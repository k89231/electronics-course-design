==> flow/design.v <==
module keyboard(clk,row,col,out11,out1,out2,out3,out4,out5,out6,out7,out8,out9,reset,ok,start);
input clk;
input [3:0] col;
output [3:0]row,out11,out1,out2,out3,out4,out5,out6,out7,out8,out9,reset,ok,start;
reg [3:0]row;
reg [1:0] i='b00;
reg [4:0] i1=0,i2=0,i3=0,i4=0,i5=0,i6=0,i7=0,i8=0,i9=0,i10=0,i11=0,i12=0,i13=0;
reg out11=0,out1=0,out2=0,out3=0,out4=0,out5=0,out6=0,out7=0,out8=0,out9=0,reset=0,ok=0,start=0;
reg [9:0] out;
always @(posedge clk)
 if(clk)
 begin
  case(i[1:0])
  2'b00:begin row<=4'b1110; i<= 2'b01;end
  2'b01:begin row<=4'b1101; i<= 2'b10;end
  2'b10:begin row<=4'b1011; i<= 2'b11;end
  2'b11:begin row<=4'b0111; i<= 2'b00;end 
  endcase
 if(col==4'b1110&&row==4'b1110)          begin i1=i1+1;   end
 else if(col==4'b1101&&row==4'b1110)     begin i2=i2+1;   end
 else if(col==4'b1011&&row==4'b1110)	  begin i3=i3+1;   end
 else	if(col==4'b0111&&row==4'b1110)     begin i4=i4+1;   end
 else	if(col==4'b1110&&row==4'b1101)     begin i5=i5+1;   end
 else	if(col==4'b1101&&row==4'b1101)     begin i6=i6+1;   end
 else	if(col==4'b1011&&row==4'b1101)     begin i7=i7+1;   end
 else	if(col==4'b0111&&row==4'b1101)     begin i8=i8+1;   end
 else if(col==4'b1110&&row==4'b1011)     begin i9=i9+1;   end
 else	if(col==4'b1011&&row==4'b0111)     begin i10=i10+1; end
 else	if(col==4'b1101&&row==4'b1011)	  begin i11=i11+1; end
 else if(col==4'b0111&&row==4'b0111)     begin i12=i12+1; end
 else if(col==4'b1101&&row==4'b0111)     begin i13=i13+1; end
 if(i1==31)          begin  out1=1;i1=0;i2=0;i3=0;i4=0;i5=0;i6=0;i7=0;i8=0;i9=0;i10=0;i11=0;i12=0;i13=0; end
 else if(i2==31)     begin  out2=1;i1=0;i2=0;i3=0;i4=0;i5=0;i6=0;i7=0;i8=0;i9=0;i10=0;i11=0;i12=0;i13=0; end
 else if(i3==31)     begin  out3=1;i1=0;i2=0;i3=0;i4=0;i5=0;i6=0;i7=0;i8=0;i9=0;i10=0;i11=0;i12=0;i13=0; end
 else if(i4==31)     begin  out4=1;i1=0;i2=0;i3=0;i4=0;i5=0;i6=0;i7=0;i8=0;i9=0;i10=0;i11=0;i12=0;i13=0; end
 else if(i5==31)     begin  out5=1;i1=0;i2=0;i3=0;i4=0;i5=0;i6=0;i7=0;i8=0;i9=0;i10=0;i11=0;i12=0;i13=0; end
 else if(i6==31)     begin  out6=1;i1=0;i2=0;i3=0;i4=0;i5=0;i6=0;i7=0;i8=0;i9=0;i10=0;i11=0;i12=0;i13=0; end
 else if(i7==31)	   begin  out7=1;i1=0;i2=0;i3=0;i4=0;i5=0;i6=0;i7=0;i8=0;i9=0;i10=0;i11=0;i12=0;i13=0; end
 else if(i8==31)     begin  out8=1;i1=0;i2=0;i3=0;i4=0;i5=0;i6=0;i7=0;i8=0;i9=0;i10=0;i11=0;i12=0;i13=0; end
 else if(i9==31)	   begin  out9=1;i1=0;i2=0;i3=0;i4=0;i5=0;i6=0;i7=0;i8=0;i9=0;i10=0;i11=0;i12=0;i13=0; end
 else if(i10==31)    begin  reset=1;i1=0;i2=0;i3=0;i4=0;i5=0;i6=0;i7=0;i8=0;i9=0;i10=0;i11=0;i12=0;i13=0; end
 else if(i11==31)    begin  out11=1;i1=0;i2=0;i3=0;i4=0;i5=0;i6=0;i7=0;i8=0;i9=0;i10=0;i11=0;i12=0;i13=0; end
 else if(i12==31)    begin  ok=1;i1=0;i2=0;i3=0;i4=0;i5=0;i6=0;i7=0;i8=0;i9=0;i10=0;i11=0;i12=0;i13=0; end
 else if(i13==31)    begin  start=1;i1=0;i2=0;i3=0;i4=0;i5=0;i6=0;i7=0;i8=0;i9=0;i10=0;i11=0;i12=0;i13=0; end
 else                begin out1<=0;out2<=0;out3<=0;out4<=0;out5<=0;out6<=0;out7<=0;out8<=0;out9<=0;reset<=0;out11<=0;ok<=0;start<=0; end
end
endmodule
Tool chain data of keyboard

The steps from the RTL of keyboard to its reports follow in flow order.
Line numbers count from 1 in the design file above.
Operators: Yosys type, input widths -> output width; for muxes data width and select width s.
Library cell names are shortened.
A cell with n/a has no value.

Design top: keyboard
Clock port: clk
Standard-cell library: sky130hd
Corner: tt_025C_1v80

Elaborated design

Yosys after proc, flatten, opt, wreduce and memory -nomap, before mapping. Memory bits, and registers merged into a memory's read port (data or address), are not among the register bits. Print and check cells are not counted. Equal cells are merged and count once.

Mux-type cells: 115
Bitwise gates (word level): 13
Equal/unequal tests: 79
Add/subtract/negate cells: 13
Reduce/logical cells: 27

Operators with widths:

| operator            | count |
| $mux 5              | 91 |
| $reduce_and 12->1   | 12 |
| $ne 2x2->1 const B  | 55 |
| $mux 4              | 21 |
| $add 5x1->5 const B | 13 |
| $eq 5x5->1 const B  | 13 |
| $eq 4x4->1 const B  | 6 |
| $pmux 4 s4          | 1 |
| $logic_and 1x1->1   | 13 |
| $not 1->1           | 13 |
| $reduce_or 13->1    | 1 |
| $eq 4x3->1 const B  | 2 |
| $pmux 2 s4          | 1 |
| $eq 2x2->1 const B  | 2 |
| $eq 2x1->1 const B  | 1 |
| $logic_not 2->1     | 1 |
| $mux 1              | 1 |

Elaborated cells: 275
Register bits: 117
Output and inout port bits: 56
Input bits: 5

Longest topological paths

Depth = most cells in a row (Yosys ltp): at word level without a register or memory, in the mapped netlist without a sequential cell, where the memories' decode and read muxes count.

Depth after elaboration: 27
ABC_AREA: 1
Depth in mapped cells: 16
Gate-level depth less buffers: 14

After synthesis

The flow's flattened synthesis, as Yosys stat reports it; memories are mapped. The netlist is that of the ABC_AREA named above (0 if unset); the other value can give another one.

Cell types:

| type     | count | total area (µm²) |
| dfxtp_1  | 72    | 1.44E+03 |
| nand2_1  | 287   | 1.08E+03 |
| inv_1    | 111   | 416.65 |
| edfxtp_1 | 12    | 360.346 |
| nor2_2   | 53    | 331.568 |
| nor2_1   | 88    | 330.317 |
| buf_4    | 41    | 307.795 |
| nand3_1  | 56    | 280.269 |
| ha_1     | 18    | 225.216 |
| nand4_1  | 28    | 175.168 |
| buf_6    | 8     | 90.086 |
| nand3b_1 | 11    | 82.579 |
| xor2_1   | 9     | 78.826 |
| nor2_8   | 3     | 60.058 |
| xnor2_1  | 6     | 52.55 |
| a21oi_1  | 7     | 35.034 |
| o21ai_0  | 7     | 35.034 |
| nor2_4   | 3     | 33.782 |

Other cell types: 11; their cells: 26.

Buffers: 53
Area of sequential cells: 1801.7 µm²
Mapped area: 5571.6 µm²
Flip-flops: 84
Mapped cells: 846

Path before layout

Source: OpenSTA report_checks on the synthesized netlist (no wires, ideal clock, input and output delay 20% of the period each), path of least setup slack; recovery checks are left aside. Register names are those of the netlist, which keeps one name where synthesis merged equal registers.

Path kind: input -> register
Start point: input col[0]
End point: register start[0]
Setup time: 0.312 ns
Clock period: 4.29 ns
Slack: 1.810 ns
Buffers on the path: 0
Required time: 3.978 ns
Driving pins on the path: 11
Path delay: 1.622 ns
External input delay: 0.858 ns
Time at the first pin: 0.858 ns
Data arrival time: 2.168 ns
Period reached after synthesis: 2.48 ns

"path delay" = arrival - input delay + setup time.
"driving pins on the path" counts driving pins, that of a launching flip-flop among them; a cell with two outputs on the path counts twice.
"period reached after synthesis" is the clock period less the worst setup slack; recovery checks do not enter. This is arithmetic on one report: input and output delays are still those of the set period (20% each).
Between the ends stands the longest chain of elaborated cells between them, by number of cells; it is not shown to be the way that was timed. Of several equally long chains one is given.
A line is the first line of the expression or statement that the cell stems from. Yosys adds cells for indexed reads and writes and turns some case tables into memories.
The path ends at the enable pin of a flip-flop; only ways to that pin are counted.

Path through: inv_1 nand2_1 nor2_8 nand2_4 o21ai_1 nor2_1 nand2_1 nand2_1 nor2_4 nand2_1 nor3_1
Cells in the longest elaborated chain: 17
Elaborated cells between the ends (all ways): 119
Those cells by class: 16 x eq/ne; 78 x mux; 12 x logic; 13 x reduce/logical

RTL lines, path after synthesis:

| element           | RTL line | text |
| start, declared   | 3        | `input [3:0] col;` |
| $eq 4x3->1        | 30       | `else if(col==4'b0111&&row==4'b0111)     begin i12=i12+1; end` |
| $logic_and 1x1->1 | 30       |  |
| $mux 5            | 30       |  |
| $mux 5            | 29       | `else if(col==4'b1101&&row==4'b1011) begin i11=i11+1; end` |
| $mux 5            | 28       | `else if(col==4'b1011&&row==4'b0111) begin i10=i10+1; end` |
| $mux 5            | 27       | `else if(col==4'b1110&&row==4'b1011)     begin i9=i9+1;   end` |
| $mux 5            | 26       | `else if(col==4'b0111&&row==4'b1101) begin i8=i8+1; end` |
| [... 3 more ...]  | n/a      |  |
| $mux 5            | 22       | `else if(col==4'b0111&&row==4'b1110) begin i4=i4+1; end` |
| $mux 5            | 21       | `else if(col==4'b1011&&row==4'b1110) begin i3=i3+1; end` |
| $mux 5            | 20       | `else if(col==4'b1101&&row==4'b1110)     begin i2=i2+1;   end` |
| $mux 5            | 19       | `if(col==4'b1110&&row==4'b1110)          begin i1=i1+1;   end` |
| $eq 5x5->1        | 43       | `else if(i12==31)    begin  ok=1;i1=0;i2=0;i3=0;i4=0;i5=0;i6=0;i7=0;i8=0;i9=0;i10=0;i11=0;i12=0;i13=0; end` |
| $not 1->1         | n/a      |  |
| $reduce_and 12->1 | n/a      |  |
| end, assigned     | 44       | `else if(i13==31)    begin  start=1;i1=0;i2=0;i3=0;i4=0;i5=0;i6=0;i7=0;i8=0;i9=0;i10=0;i11=0;i12=0;i13=0; end` |
| end, assigned     | 45       | `else                begin out1<=0;out2<=0;out3<=0;out4<=0;out5<=0;out6<=0;out7<=0;out8<=0;out9<=0;reset<=0;out ...` |
| end, declared     | 4        | `output [3:0]row,out11,out1,out2,out3,out4,out5,out6,out7,out8,out9,reset,ok,start;` |

Path in the finished layout

From the final timing report of flow run 1: the path of least setup slack in the routed layout; clock arrival at registers is part of the times.

Path kind: register -> register
Start point: register row[3]
End point: register i2[1]
Driving pins on the path: 15
Buffers on the path: 2
Data arrival time: 2.74 ns
Slack: 0.31 ns
Clock period: 2.78 ns
Required time: 3.05 ns
Time at the first pin: 0.35 ns
Setup time: 0.07 ns

Between the ends stands the longest chain of elaborated cells between them, by number of cells; it is not shown to be the way that was timed. Of several equally long chains one is given.
At most two assigning lines are given for a register; there are more.

Path through: dfxtp_1 nand2_4 nor2_8 nand2_2 clkinv_1 nand2_1 nand2_1 inv_1 nand3_1 nand2_1 nor2_2 buf_4 nand3_4 buf_12 nor2_1
Cells in the longest elaborated chain: 17
Elaborated cells between the ends (all ways): 122
Those cells by class: 17 x eq/ne; 91 x mux; 14 x reduce/logical

RTL lines, path post-layout:

| element           | RTL line | text |
| start, declared   | 4        | `output [3:0]row,out11,out1,out2,out3,out4,out5,out6,out7,out8,out9,reset,ok,start;` |
| start, assigned   | 14       | `2'b00:begin row<=4'b1110; i<= 2'b01;end` |
| start, assigned   | 15       | `2'b01:begin row<=4'b1101; i<= 2'b10;end` |
| $eq 4x3->1        | 31       | `else if(col==4'b1101&&row==4'b0111)     begin i13=i13+1; end` |
| $logic_and 1x1->1 | 31       |  |
| $mux 5            | 31       |  |
| $mux 5            | 30       | `else if(col==4'b0111&&row==4'b0111)     begin i12=i12+1; end` |
| $mux 5            | 29       | `else if(col==4'b1101&&row==4'b1011) begin i11=i11+1; end` |
| $mux 5            | 28       | `else if(col==4'b1011&&row==4'b0111) begin i10=i10+1; end` |
| $mux 5            | 27       | `else if(col==4'b1110&&row==4'b1011)     begin i9=i9+1;   end` |
| [... 3 more ...]  | n/a      |  |
| $mux 5            | 23       | `else if(col==4'b1110&&row==4'b1101) begin i5=i5+1; end` |
| $mux 5            | 22       | `else if(col==4'b0111&&row==4'b1110) begin i4=i4+1; end` |
| $mux 5            | 21       | `else if(col==4'b1011&&row==4'b1110) begin i3=i3+1; end` |
| $mux 5            | 20       | `else if(col==4'b1101&&row==4'b1110)     begin i2=i2+1;   end` |
| $mux 5            | 19       | `if(col==4'b1110&&row==4'b1110)          begin i1=i1+1;   end` |
| $eq 5x5->1        | 44       | `else if(i13==31)    begin  start=1;i1=0;i2=0;i3=0;i4=0;i5=0;i6=0;i7=0;i8=0;i9=0;i10=0;i11=0;i12=0;i13=0; end` |
| $reduce_or 13->1  | n/a      |  |
| end, assigned     | 20       |  |
| end, assigned     | 44       |  |
| end, declared     | 7        | `reg [4:0] i1=0,i2=0,i3=0,i4=0,i5=0,i6=0,i7=0,i8=0,i9=0,i10=0,i11=0,i12=0,i13=0;` |

FLOW RESULTS
============

Flow measurements of keyboard on sky130hd: 2 stored runs with different settings, listed in no order. Input and output delays are each 20% of the period that was set; the output load is 0.01 pF.
"critical setup path time": the worst setup path's part of the clock period (all of it between registers, 20% less for each end at a port) less its slack. A launch clock that arrives late makes it longer, a capture clock that arrives late makes it shorter.
"total power after layout": no workload was simulated; the value follows from the tool's default switching activity.
A setting shown as . is not set for that run.

| item                                   | flow run 1           | flow run 2           |
| period_ns                              | 2.78                 | 2.28                 |
| CORE_UTILIZATION                       | 68                   | 29                   |
| SETUP_SLACK_MARGIN                     | 0.11                 | 0.49                 |
| PLACE_DENSITY_LB_ADDON                 | 0.02                 | .                    |
| CORE_ASPECT_RATIO                      | 1.47                 | 1.11                 |
| TNS_END_PERCENT                        | 60                   | .                    |
| ABC_AREA                               | 1                    | .                    |
| CTS_CLUSTER_SIZE                       | 20                   | .                    |
| CAP_MARGIN                             | 20                   | 20                   |
| CORE_MARGIN                            | 2                    | 2                    |
| SLEW_MARGIN                            | 20                   | 20                   |
| HOLD_SLACK_MARGIN                      | .                    | 0.09                 |
| CELL_PAD_IN_SITES_DETAIL_PLACEMENT     | .                    | 1                    |
| CTS_CLUSTER_DIAMETER                   | .                    | 167                  |
| full die area (µm²)                    | 8947.2               | 17610.0              |
| standard-cell area after routing (µm²) | 6947.9               | 7795.0               |
| synthesized cell area (µm²)            | 5571.6               | 4803.4               |
| setup slack of the worst path (ns)     | 0.308                | -0.414               |
| smallest hold slack (ns)               | 0.494                | 0.479                |
| total power after layout (µW)          | 2615                 | 5884                 |
| setup TNS (ns)                         | 0.000                | -27.620              |
| critical setup path time (ns)          | 2.47                 | 2.69                 |
| critical path kind                     | register -> register | register -> register |
