==> flow/design.v <==
module charing(clk,reset,in1,in2,in3,in4,in5,in6,in7,in8,in9,in11,ok,out,scan,start);
input reset,in1,in2,in3,in4,in5,in6,in7,in8,in9,in11,ok,clk,start;
output reg[6:0] out; 
output reg[3:0] scan; 
reg [3:0] data;                         
reg [1:0] count;                          
reg [3:0] T1=0;                         
reg [3:0] T2=0;
parameter  s0=0,s1=1,s2=2,s3=3,s4=4,s5=5,s6=6; 
reg [2:0] state=s4;			 
reg flag=0;		 
reg switch =0;				
reg [11:0] secten=0;				 
reg [8:0] temp=0;
wire [7:0] out1;                         
reg [7:0] out2;                          
assign out1[7:4]=T1[3:0];               
assign out1[3:0]=T2[3:0];
reg change;
reg right;
reg [15:0] number;
always @(posedge clk)
begin
 temp=temp+1;
 if (change==1) begin secten=0; end
 secten=secten+1;
end
always @(posedge clk)
begin
   if(clk)
   begin
case(state)
   s0:                             
	begin
		change=0;
		number <= 0;
	    if(reset==1)   begin  T1=0; T2=0;  out2=0; change=1;state<=s0;  end  
       else if(in1==1) begin T1=4'b0001; state<=s1;  number <= number + 1000;end   
		 else if(in2==1) begin T1=4'b0010; state<=s1; number <= number + 2000 ;end	 
		 else if(in3==1) begin T1=4'b0011; state<=s1;  number <= number + 3000 ;end    
       else if(in4==1) begin T1=4'b0100; state<=s1;  number <= number + 4000 ;end
	    else if(in5==1) begin T1=4'b0101; state<=s1; number <= number + 5000 ;end
       else if(in6==1) begin T1=4'b0110; state<=s1; number <= number + 6000 ;end
		 else if(in7==1) begin T1=4'b0111; state<=s1; number <= number + 7000 ;end     
		 else if(in8==1) begin T1=4'b1000; state<=s1; number <= number + 8000 ;end
	    else if(in9==1) begin T1=4'b1001; state<=s1; number <= number + 9000 ;end
	    else if(in11==1) begin T1=4'b0000;state<=s1;  end
		 else if(secten==12'b111111111111) begin state<=s4; end
	end
   s1:                                          
	begin   
		change=0;
	   if(reset==1)      begin  T1=0; T2=0;  out2=0;change=1; state<=s0;       end  
	   else
	   begin
	     if(in1==1)       begin T2=4'b0001;state<=s3; number <= number + 100 ;end
	     else if(in2==1)  begin T2=4'b0010;state<=s3; number <= number + 200 ;end
        else if(in3==1)  begin T2=4'b0011;state<=s3; number <= number + 300 ;end
        else if(in4==1)  begin T2=4'b0100;state<=s3; number <= number + 400 ;end
 	     else if(in5==1)  begin T2=4'b0101;state<=s3; number <= number + 500 ;end
	     else if(in6==1)  begin T2=4'b0110;state<=s3; number <= number + 600 ;end
 	     else if(in7==1)  begin T2=4'b0111;state<=s3; number <= number + 700 ;end
 	     else if(in8==1)  begin T2=4'b1000;state<=s3; number <= number + 800 ;end
	     else if(in9==1)  begin T2=4'b1001;state<=s3; number <= number + 900 ;end
        else if(in11==1) begin T2=4'b0000;state<=s3; end
		  else if(secten==12'b111111111111) begin state<=s4; end
		end
	end
	s3:                       
	begin   
		change=0;
	   if(reset==1)      begin  T1=0; T2=0;  out2=0;change=1; state<=s0;       end  
	   else
	   begin
	     if(in1==1)       begin out2[7:4]=4'b0001;state<=s5;number <= number + 10 ;end
	     else if(in2==1)  begin out2[7:4]=4'b0010;state<=s5;number <= number + 20 ; end
        else if(in3==1)  begin out2[7:4]=4'b0011;state<=s5;number <= number + 30 ; end
        else if(in4==1)  begin out2[7:4]=4'b0100;state<=s5;number <= number + 40 ; end
 	     else if(in5==1)  begin out2[7:4]=4'b0101;state<=s5;number <= number + 50 ; end
	     else if(in6==1)  begin out2[7:4]=4'b0110;state<=s5;number <= number + 60 ; end
 	     else if(in7==1)  begin out2[7:4]=4'b0111;state<=s5;number <= number + 70 ; end
 	     else if(in8==1)  begin out2[7:4]=4'b1000;state<=s5;number <= number + 80 ; end
	     else if(in9==1)  begin out2[7:4]=4'b1001;state<=s5;number <= number + 90 ; end
        else if(in11==1) begin out2[7:4]=4'b0000;state<=s5; end
		  else if(secten==12'b111111111111) begin state<=s4; end
		end
	end
	s5:                       
	begin   
		change=0;
	   if(reset==1)      begin  T1=0; T2=0;  out2=0;change=1; state<=s0;       end  
	   else
	   begin
	     if(in1==1)       begin out2[3:0]=4'b0001;state<=s6;number <= number + 1 ; end
	     else if(in2==1)  begin out2[3:0]=4'b0010;state<=s6;number <= number + 2 ; end
        else if(in3==1)  begin out2[3:0]=4'b0011;state<=s6;number <= number + 3; end
        else if(in4==1)  begin out2[3:0]=4'b0100;state<=s6;number <= number + 4 ; end
 	     else if(in5==1)  begin out2[3:0]=4'b0101;state<=s6;number <= number + 5 ; end
	     else if(in6==1)  begin out2[3:0]=4'b0110;state<=s6;number <= number + 6 ; end
 	     else if(in7==1)  begin out2[3:0]=4'b0111;state<=s6;number <= number + 7 ; end
 	     else if(in8==1)  begin out2[3:0]=4'b1000;state<=s6;number <= number + 8 ; end
	     else if(in9==1)  begin out2[3:0]=4'b1001;state<=s6;number <= number + 9 ; end
        else if(in11==1) begin out2[3:0]=4'b0000;state<=s6; end
		  else if(secten==12'b111111111111) begin state<=s4; end
		end
	end
	s6:                       
	begin
	 change=0;
	 if(reset==1)    begin  T1=0;  T2=0;  out2=0; change=1;state<=s0;  end
    else if(ok==1)   begin  flag=1;   state<=s2;              end 
	 else if(secten==12'b111111111111) begin state<=s4; end
	end
   s2:                                                  
	begin
	    if(flag==1&&number==1234)	
         begin 
					T1 = 4'b1111;
					T2 = 4'b0000;
					out2 = 8'b10101111;
            end
			else
			begin
				T1 = 4'b1111;
				T2 = 4'b1011;
				out2 = 8'b00001111;
			end
			if(reset==1)    begin  T1=0;  T2=0;  out2=0; change=1;state<=s0;  end
  end
 s4:                       
	begin
	switch=0;
	 if (start==1)  begin T1=0;  T2=0;  out2=0; change=1;switch=1;state<=s0; end
	 else begin switch=0; end
	end
endcase
end
end
always@(posedge clk)
begin 
   count<=count+1;
end
always@(count)
begin
if (switch==1)
begin
   case(count[1:0])
      2'b00:begin data<=out1[7:4];scan<='b1000;end
      2'b01:begin data<=out1[3:0];scan<='b0100;end
      2'b10:begin data<=out2[7:4];scan<='b0010;end
      2'b11:begin data<=out2[3:0];scan<='b0001;end
      default:begin data<='bx;scan<='bx;end
   endcase
end
else begin data<=out1[7:4];scan<='b0000; end
   case(data[3:0])
     4'b0000:out[6:0]<=7'b1111110;
     4'b0001:out[6:0]<=7'b0110000;
     4'b0010:out[6:0]<=7'b1101101;
     4'b0011:out[6:0]<=7'b1111001;
     4'b0100:out[6:0]<=7'b0110011;
     4'b0101:out[6:0]<=7'b1011011;
     4'b0110:out[6:0]<=7'b1011111;
     4'b0111:out[6:0]<=7'b1110000;
     4'b1000:out[6:0]<=7'b1111111;
     4'b1001:out[6:0]<=7'b1111011;
	  4'b1010:out[6:0]<=7'b1001110; 
	  4'b1011:out[6:0]<=7'b1110110; 
	  4'b1111:out[6:0]<=7'b0000000;
     default:out[6:0]<='bx;
   endcase
end
endmodule
# From RTL to reports: charing
# Tool output for the design above, in the order of the flow.
# Line numbers count from 1 in the design file above.
# Operators: Yosys type, input widths -> output width; for muxes data width and select width s.
# Library cell names are shortened.
# A cell with - has no value.
[setup] top_module="charing" clk_port="clk" cell_library="sky130hd" lib_corner="tt_025C_1v80"

# After elaboration
# Yosys after proc, flatten, opt, wreduce and memory -nomap, before mapping. Memory bits, and registers merged into a memory's read port (data or address), are not among the register bits. Print and check cells are not counted. Equal cells are merged and count once.
# Yosys's memory passes give these memory sizes; they may raise the number of words (mostly to a power of two), join words into wider ones and drop unused or constant bits.
[classes] addsub=38 eq_ne=28 n_mux=124 logic=1 reduce_logical=16
[ops] op="$mux 16" count=40
[ops] op="$mux 3" count=49
[ops] op="$add 16x10->16 const B" count=5
[ops] op="$mux 4" count=18
[ops] op="$add 16x13->16 const B" count=4
[ops] op="$add 16x3->16 const B" count=4
[ops] op="$add 16x7->16 const B" count=4
[ops] op="$pmux 16 s4" count=1
[ops] op="$pmux 4 s4" count=4
[ops] op="$ne 12x12->1 const B" count=4
[ops] op="$add 16x4->16 const B" count=3
[ops] op="$add 16x6->16 const B" count=3
[ops] op="$add 16x9->16 const B" count=3
[ops] op="$pmux 8 s5" count=1
[ops] op="$add 16x12->16 const B" count=2
[ops] op="$add 16x2->16 const B" count=2
[ops] op="$add 16x5->16 const B" count=2
[ops] op="$mux 8" count=4
[ops] op="$ne 10x10->1 const B" count=3
[ops] op="$pmux 3 s7" count=1
[ops] op="$add 16x1->16 const B" count=1
[ops] op="$add 16x11->16 const B" count=1
[ops] op="$eq 16x11->1 const B" count=1
[ops] op="$add 16x14->16 const B" count=1
[ops] op="$add 16x8->16 const B" count=1
[ops] op="$ne 2x2->1 const B" count=7
[ops] op="$add 12x1->12 const B" count=1
[ops] op="$eq 12x12->1 const B" count=1
# Other operator kinds: 23; their cells: 36.
[bits] regBits=52 rom_bits=112 n_memories=1 input_bits=14 wordCells=219
[mem_list] memory="(no name shown)" words=16 word_bits=7 read_ports=1 wr=0 line_no=156 source="case(data[3:0])"

# Longest topological paths
# Yosys ltp: most cells in a row. Word level: on the elaborated netlist, between registers, memories and ports. Mapped: between sequential cells and ports; inverters and the memories' decode and read muxes count.
[logic_depth] depth_word=14 ABC_AREA=0 ltp_mapped=13 ltp_nobuf=10

# After synthesis
# Yosys stat after the flow's synthesis: flattened, memories mapped to cells. It holds for the ABC_AREA given above (unset counts as 0); a run with the other value may have another netlist.
# The area totals of this step are shown rounded.
[mapped] stdcells=1398 synth_area_um2=9630 sequential_area_um2=1420 ff_cells=52 n_buf=135
[by_type] cell_type="edfxtp_1" count=38 type_area_um2=1.14E+03
[by_type] cell_type="xnor2_1" count=94 type_area_um2=823.29
[by_type] cell_type="a21oi_1" count=129 type_area_um2=645.619
[by_type] cell_type="ha_1" count=44 type_area_um2=550.528
[by_type] cell_type="o21ai_0" count=108 type_area_um2=540.518
[by_type] cell_type="nand2_1" count=133 type_area_um2=499.229
[by_type] cell_type="nor2_1" count=127 type_area_um2=476.707
[by_type] cell_type="clkbuf_1" count=89 type_area_um2=334.07
[by_type] cell_type="dfxtp_1" count=14 type_area_um2=280.269
[by_type] cell_type="a221oi_1" count=26 type_area_um2=227.718
[by_type] cell_type="nand3_1" count=43 type_area_um2=215.206
[by_type] cell_type="a211oi_1" count=27 type_area_um2=202.694
[by_type] cell_type="nor3_1" count=34 type_area_um2=170.163
[by_type] cell_type="o211ai_1" count=22 type_area_um2=165.158
[by_type] cell_type="a31oi_1" count=25 type_area_um2=156.4
[by_type] cell_type="nand2b_1" count=23 type_area_um2=143.888
[by_type] cell_type="o221ai_1" count=16 type_area_um2=140.134
[by_type] cell_type="xor2_1" count=15 type_area_um2=131.376
# Not listed: further types 65, cells in them 391.

# Path before layout
# Source: OpenSTA report_checks on the synthesized netlist (no wires, ideal clock, input and output delay 20% of the period each), path of least setup slack; recovery checks are left aside. Register names are those of the netlist, which keeps one name where synthesis merged equal registers.
[synth_path] path_kind="input to register" from="in in7" to="reg number[15]" period_ps=8230 input_delay_ps=1646 t_first_pin_ps=1646 arrival_time_ps=3646 required_time_ps=7969 slack_ps=4323 path_delay_ps=2261 driving_pins=10 period_less_setup_slack_ps=3907
# "path_delay_ps" = arrival - input delay + setup time.
# "driving_pins": output pins that drive a net of the path, with the launching flip-flop's if there is one; two outputs of one cell count as two.
# "period_less_setup_slack_ps" is the clock period less the worst setup slack; recovery checks do not enter. This is arithmetic on one report: input and output delays are still those of the set period (20% each).
# Between the ends stands the longest chain of elaborated cells between them, by number of cells; it is not shown to be the way that was timed. Of several equally long chains one is given.
# A line is the first line of the expression or statement that the cell stems from. Yosys adds cells for indexed reads and writes and turns some case tables into memories.
# At most two assigning lines are given for a register; there are more.
# Ways into the end's enable are left out, as the timed path ends at the data pin.
[synth_via] path_cell_list="buf_2 > or2_1 > clkbuf_1 > a211oi_2 > a2111oi_0 > or3_1 > a22oi_2 > o211ai_1 > mux2_2 > a221o_1" elab_chain_len=9
[synth_rtl] item="start: declaration" line_no=2 source="input reset,in1,in2,in3,in4,in5,in6,in7,in8,in9,in11,ok,clk,start;"
[synth_rtl] item="$mux 16" line_no=100 source="else if(in7==1) begin out2[3:0]=4'b0111;state<=s6;number <= number + 7 ; end"
[synth_rtl] item="$mux 16" line_no=99 source="else if(in6==1) begin out2[3:0]=4'b0110;state<=s6;number <= number + 6 ; end"
[synth_rtl] item="$mux 16" line_no=98 source="else if(in5==1) begin out2[3:0]=4'b0101;state<=s6;number <= number + 5 ; end"
[synth_rtl] item="$mux 16" line_no=97 source="else if(in4==1)  begin out2[3:0]=4'b0100;state<=s6;number <= number + 4 ; end"
[synth_rtl] item="$mux 16" line_no=96 source="else if(in3==1)  begin out2[3:0]=4'b0011;state<=s6;number <= number + 3; end"
[synth_rtl] item="$mux 16" line_no=95 source="else if(in2==1) begin out2[3:0]=4'b0010;state<=s6;number <= number + 2 ; end"
[synth_rtl] item="$mux 16" line_no=94 source="if(in1==1) begin out2[3:0]=4'b0001;state<=s6;number <= number + 1 ; end"
[synth_rtl] item="$mux 16" line_no=91 source="if(reset==1) begin T1=0; T2=0; out2=0;change=1; state<=s0; end"
[synth_rtl] item="$pmux 16 s4" line_no=32 source="case(state)"
[synth_rtl] item="end: assignment" line_no=36 source="number <= 0;"
[synth_rtl] item="end: assignment" line_no=38 source="else if(in1==1) begin T1=4'b0001; state<=s1;  number <= number + 1000;end"
[synth_rtl] item="end: declaration" line_no=21 source="reg [15:0] number;"

# Worst path after layout
# Path of least setup slack in the final report of record 1 (OpenROAD, finished layout, wires in). Where an end is a register, its clock arrival counts in the times.
# The report prints the path's times to 10 ps; the period is as set.
[layout_path] path_kind="input to register" from="in in4" to="reg number[12]" period_ps=5630 input_delay_ps=1130 t_first_pin_ps=1130 arrival_time_ps=4490 required_time_ps=5710 slack_ps=1230 driving_pins=10
# Between the ends stands the longest chain of elaborated cells between them, by number of cells; it is not shown to be the way that was timed. Of several equally long chains one is given.
# At most two assigning lines are given for a register; there are more.
# Ways into the end's enable are left out, as the timed path ends at the data pin.
[layout_via] path_cell_list="clkdlybuf4s50_1 > buf_12 > nand2b_1 > nor2_1 > a222oi_1 > nand2b_1 > a211oi_1 > xnor2_1 > o22ai_1 > a211o_1" elab_chain_len=6
[layout_rtl] item="start: declaration" line_no=2 source="input reset,in1,in2,in3,in4,in5,in6,in7,in8,in9,in11,ok,clk,start;"
[layout_rtl] item="$mux 16" line_no=97 source="else if(in4==1)  begin out2[3:0]=4'b0100;state<=s6;number <= number + 4 ; end"
[layout_rtl] item="$mux 16" line_no=96 source="else if(in3==1)  begin out2[3:0]=4'b0011;state<=s6;number <= number + 3; end"
[layout_rtl] item="$mux 16" line_no=95 source="else if(in2==1) begin out2[3:0]=4'b0010;state<=s6;number <= number + 2 ; end"
[layout_rtl] item="$mux 16" line_no=94 source="if(in1==1) begin out2[3:0]=4'b0001;state<=s6;number <= number + 1 ; end"
[layout_rtl] item="$mux 16" line_no=91 source="if(reset==1) begin T1=0; T2=0; out2=0;change=1; state<=s0; end"
[layout_rtl] item="$pmux 16 s4" line_no=32 source="case(state)"
[layout_rtl] item="end: assignment" line_no=36 source="number <= 0;"
[layout_rtl] item="end: assignment" line_no=38 source="else if(in1==1) begin T1=4'b0001; state<=s1;  number <= number + 1000;end"
[layout_rtl] item="end: declaration" line_no=21 source="reg [15:0] number;"

# 2 stored runs of charing in the flow (synthesis by Yosys, layout by OpenROAD, sky130hd cells), in arbitrary order. Constraints: input delay and output delay 20% of the set period each, output load 0.01 pF.
# "clock_period_reached_ps": clock period set for the run, less the worst setup slack. It is reckoned from that one timing run; input and output delays stay at 20% of the period that was set.
# By "worst_path_time_ps" is meant the share of the clock period that the worst setup path is allowed (20% is reserved at inputs, 20% at outputs), minus its slack. Clock arrival times at its registers enter into it.
# "final_power_mw" rests on the timing tool's default activity at the inputs, not on a simulated workload.
# "worst_path_time_ps" is given in steps of 10 ps.
# Measured values are rounded.
run="record 1" settings period_ns=5.63 CAP_MARGIN=20 CORE_MARGIN=2 CORE_UTILIZATION=40 SLEW_MARGIN=20
run="record 1" results design.die.area_um2=25300 final_stdcell_area_um2=10300 worst_path_time_ps=3280 worst_path_kind="input to register" layout_utilization_pct=43.8 ws_hold_ps=448 synth_chip_area_um2=9630 setupTns_ps=0 timing.setup.ws_ps=1230 clock_period_reached_ps=4402 final_power_mw=5.85
run="record 2" settings period_ns=4.9 CORE_UTILIZATION=42 SETUP_SLACK_MARGIN=0.18 PLACE_DENSITY=0.4 GPL_TIMING_DRIVEN=0 CTS_CLUSTER_SIZE=59 CAP_MARGIN=0 MAX_ROUTING_LAYER="met4" CORE_MARGIN=2 SLEW_MARGIN=20
run="record 2" results design.die.area_um2=24200 final_stdcell_area_um2=10400 worst_path_time_ps=3830 worst_path_kind="input to register" layout_utilization_pct=46.2 ws_hold_ps=449 synth_chip_area_um2=9630 setupTns_ps=0 timing.setup.ws_ps=91 clock_period_reached_ps=4809 final_power_mw=7.14
